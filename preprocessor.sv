==> flow/design.v <==
module preprocessor(
    input logic clk,
    input logic [7:0] byte_in,
    input logic bytes_done,
    input logic byte_valid,
    input logic reset,
    input logic chunk_processor_ready,
    output logic [511:0] chunk,
    output logic chunk_valid,
    output logic ready_for_bytes
);
enum {READY, SEND_CHUNK, SEND_LAST_CHUNK, SEND_OVERFLOW_CHUNK, SEND_PADDING} state;
assign ready_for_bytes = (state == READY);
assign chunk_valid = (state != READY);
logic [63:0] len;
logic [7:0] mod16;
always_comb begin
    mod16 = (len+1) & 8'hF;
end
always_ff @(posedge clk) begin
    if (reset) begin
        len <= 0;
        state <= READY;
        chunk <= 512'b0;
    end
    else case(state)
        READY: begin
            if (byte_valid) begin
                len <= len + 1;
                if (bytes_done) begin
                    if (mod16 == 0 || mod16 == 14 || mod16 == 15) begin
                        state <= SEND_OVERFLOW_CHUNK;
                        if (mod16 != 0) begin
                            chunk[32*mod16+:8] <= 8'b10000000;
                        end
                    end else begin
                        state <= SEND_LAST_CHUNK;
                        chunk[32*mod16+:8] <= 8'b10000000;
                        chunk[447+:64] <= len + 1;
                    end
                end else begin
                    if (mod16 == 0) begin
                        state <= SEND_CHUNK;
                    end
                end
            end
        end
        SEND_CHUNK: begin
            if (chunk_processor_ready) begin
                state <= READY;
            end
        end
        SEND_OVERFLOW_CHUNK: begin
            if (chunk_processor_ready) begin
                state <= SEND_PADDING;
            end
        end
        SEND_PADDING: begin
            if (chunk_processor_ready) begin
                state <= READY;
            end
        end
    endcase
end
endmodule
* Reports on preprocessor
What the tools print for preprocessor, step after step.
Line numbers count from 1 in the design file above.
Operators carry their Yosys type and port widths (W data, S select, Z words).
Library cell names are shortened.
The mark -- stands for no value.
- Top :: preprocessor
- Clock port :: clk
- Cell library :: sky130hd
- Library corner :: tt_025C_1v80

* Elaborated design
Yosys after proc, flatten, opt, wreduce and memory -nomap, before mapping. Memory bits, and registers merged into a memory's read port (data or address), are not among the register bits. Print and check cells are not counted. Equal cells are merged and count once.
- Register bits :: 608
- Bits in latches :: 0
- Bits in writable memories :: 0
- Bits in read-only memories :: 0
- Word width x clocked read ports :: 0
- Memory cells :: 0
- Bits of input ports :: 13
- Output and inout bits :: 514
- Cells after elaboration :: 42
- Add/sub/neg operators :: 2
- $mul :: 0
- Divide/modulo/power cells :: 0
- Order comparisons :: 0
- Equality and inequality tests :: 10
- Shift-type cells :: 2
- Multiplexer cells :: 11
- Bitwise logic cells :: 3
- Reduce/logical cells :: 11
** Operators with widths (count)
- $shift A8 B33 Y512 const A :: 2
- $and A512 B512 Y512 :: 1
- $or A512 B512 Y512 :: 1
- $not A512 Y512 :: 1
- $mux W512 :: 1
- $mux W447 :: 1
- $mux W32 :: 5
- $pmux W32 S3 :: 1
- $add A64 B1 Y64 const B :: 1
- $mux W64 :: 1
- $neg A9 Y33 :: 1
- $eq A32 B1 Y1 const B :: 1
- $eq A32 B2 Y1 const B :: 1
- $eq A32 B3 Y1 const B :: 1
- $logic_not A32 Y1 :: 1
- $reduce_bool A32 Y1 :: 1
- $eq A4 B4 Y1 const B :: 2
- $logic_not A8 Y1 :: 1
- $reduce_bool A8 Y1 :: 1
- $reduce_and A5 Y1 :: 1
- $ne A2 B1 Y1 const B :: 2
- $ne A2 B2 Y1 const B :: 2
- $reduce_and A4 Y1 :: 1
- $reduce_bool A4 Y1 :: 1
- $ne A3 B3 Y1 const B :: 1
- $logic_or A1 B1 Y1 :: 2
- $reduce_and A2 Y1 :: 1
- $reduce_or A2 Y1 :: 1
- $mux W1 :: 2

* Depth
Yosys ltp: most cells in a row. Word level: on the elaborated netlist, between registers, memories and ports. Mapped: between sequential cells and ports; inverters and the memories' decode and read muxes count.
- Depth after elaboration :: 8
- ABC_AREA :: 0
- Mapped depth :: 11
- Mapped depth without buffers :: 9

* Mapped cells and area
Source: synth_stat.txt of the flow (Yosys; design flattened, memories mapped). It holds for the ABC_AREA given above (unset counts as 0); a run with the other value may have another netlist.
The area totals of this step are shown rounded.
- Mapped cells :: 1446
- Synthesis area :: 12500 µm²
- Sequential part of the area :: 4860 µm²
- Flip-flops :: 243
- Buffers :: 419
** Cells by type
- dfxtp_1 :: count 243, area in all 4.86E+03 µm²
- buf_4 :: count 336, area in all 2.52E+03 µm²
- and2_1 :: count 65, area in all 406.64 µm²
- o21ai_0 :: count 79, area in all 395.379 µm²
- xnor2_1 :: count 42, area in all 367.853 µm²
- a21oi_1 :: count 71, area in all 355.341 µm²
- or3_1 :: count 46, area in all 287.776 µm²
- clkbuf_1 :: count 66, area in all 247.738 µm²
- nor2_1 :: count 66, area in all 247.738 µm²
- xor2_1 :: count 25, area in all 218.96 µm²
- nor3b_1 :: count 29, area in all 217.709 µm²
- nand2_1 :: count 54, area in all 202.694 µm²
- nand4_1 :: count 31, area in all 193.936 µm²
- nor4_1 :: count 26, area in all 162.656 µm²
- nand3_1 :: count 32, area in all 160.154 µm²
- or4_1 :: count 20, area in all 150.144 µm²
- nor3_1 :: count 29, area in all 145.139 µm²
- a31oi_1 :: count 20, area in all 125.12 µm²
Other cell types: 39; their cells: 166.

* Timing after synthesis
Path of least setup slack by OpenSTA after synthesis, without wires, with an ideal clock, recovery checks aside; 20% of the period is set as input and as output delay. Where synthesis merged equal registers, the netlist keeps one of their names.
- Path type :: input to register
- Start :: in byte_valid
- End :: reg chunk[458]
- Clock period :: 3.15 ns
- External input delay :: 0.630 ns
- Setup time :: 0.137 ns
- Launch time at the first pin :: 0.630 ns
- Arrival :: 2.527 ns
- Data required time :: 3.013 ns
- Path slack :: 0.486 ns
- Delay of the path :: 2.034 ns
- Stages :: 6
- Path buffers :: 2
- Synthesis period reached :: 2.664 ns
"delay of the path" is the arrival time less input delay plus setup time.
"stages" counts driving pins, that of a launching flip-flop among them; a cell with two outputs on the path counts twice.
"synthesis period reached" is the clock period less the worst setup slack; recovery checks do not enter. This is arithmetic on one report: input and output delays are still those of the set period (20% each).
Between the ends stands the longest chain of elaborated cells between them, by number of cells; it is not shown to be the way that was timed. Of several equally long chains one is given.
A line is the first line of the expression or statement that the cell stems from. Yosys adds cells for indexed reads and writes and turns some case tables into memories.
Lines with a computed index may be missing from the assigning lines.
- Path through :: nor4b_1 -> nand2_1 -> a221oi_2 -> clkbuf_1 -> buf_1 -> a211oi_1
- Cells in the longest elaborated chain :: 1
- Elaborated cells on any way between the ends :: 1
- RTL lines with such cells :: 0
- Classes of those cells :: reduce/logical: 1
** RTL lines, path after synthesis
- start: declaration :: RTL line 5 : input logic byte_valid,
- $reduce_and A4 Y1
- end: assignment :: RTL line 24 : chunk <= 512'b0;
- end: assignment :: RTL line 39 : chunk[447+:64] <= len + 1;
- end: declaration :: RTL line 8 : output logic [511:0] chunk,

* Timing after layout
Path of least setup slack in the final report of run 1 (OpenROAD, finished layout, wires in). Where an end is a register, its clock arrival counts in the times.
- Path type :: register to register
- Start :: reg len[0]
- End :: reg chunk[503]
- Clock period :: 4.62 ns
- Setup time :: 0.04 ns
- Launch time at the first pin :: 0.53 ns
- Arrival :: 3.93 ns
- Data required time :: 5.10 ns
- Path slack :: 1.17 ns
- Stages :: 7
- Path buffers :: 0
Lines with a computed index may be missing from the assigning lines.
- Path through :: dfxtp_1 -> ha_1 -> and3_1 -> nand2_1 -> or4_1 -> or3_1 -> a31oi_1
** RTL lines, path post-layout
- start: declaration :: RTL line 15 : logic [63:0] len;
- start: assignment :: RTL line 22 : len <= 0;
- start: assignment :: RTL line 29 : len <= len + 1;
- end: assignment :: RTL line 24 : chunk <= 512'b0;
- end: assignment :: RTL line 39 : chunk[447+:64] <= len + 1;
- end: declaration :: RTL line 8 : output logic [511:0] chunk,
No chain of elaborated cells between the ends is given.

Wiki page: preprocessor / flow data

Design preprocessor on sky130hd. What follows are 2 stored runs of the flow, each under its own settings; their order means nothing. The constraints put input and output delay at 20% of the set period each and load the outputs with 0.01 pF.
"achieved clock period" means the clock period less the worst setup slack. The figure is calculated, with input and output delays left at 20% of the set period.
"worst path time" means the part of the period allowed to the worst setup path (the constraints hold back 20% at inputs and 20% at outputs) less its slack; where the path has registers, the arrival times of their clocks count too.
"total power of the final layout": no workload was simulated; the value follows from the tool's default switching activity.
Values from the reports are rounded here.

** Run 1
- Settings :: period_ns=4.62; CORE_UTILIZATION=41; SETUP_SLACK_MARGIN=0.37; PLACE_DENSITY=0.74; HOLD_SLACK_MARGIN=0.06; CORE_ASPECT_RATIO=1.39; GPL_ROUTABILITY_DRIVEN=1; CTS_CLUSTER_SIZE=99; CTS_CLUSTER_DIAMETER=133; SLEW_MARGIN=40; CAP_MARGIN=20; CORE_MARGIN=2
- Total power of the final layout :: 0.00346 W
- Setup total negative slack :: 0.000 ns
- Utilization :: 0.45
- Standard-cell area after routing :: 13,500 µm²
- Setup slack of the worst path :: 1.17 ns
- Die footprint :: 31,900 µm²
- Achieved clock period :: 3.450 ns
- Netlist area reported by Yosys :: 12,500 µm²
- Worst path time :: 3.45 ns
- Kind of the worst setup path :: register to register
- Worst hold slack in the final report :: 0.480 ns

** Run 2
- Settings :: period_ns=2.66; CORE_UTILIZATION=66; SETUP_SLACK_MARGIN=0.3; PLACE_DENSITY_LB_ADDON=0.08; CELL_PAD_IN_SITES_DETAIL_PLACEMENT=1; CTS_CLUSTER_DIAMETER=94; MAX_ROUTING_LAYER=met4; CAP_MARGIN=20; CORE_MARGIN=2; SLEW_MARGIN=20
- Outcome :: no results, placement failed with PPL-0024
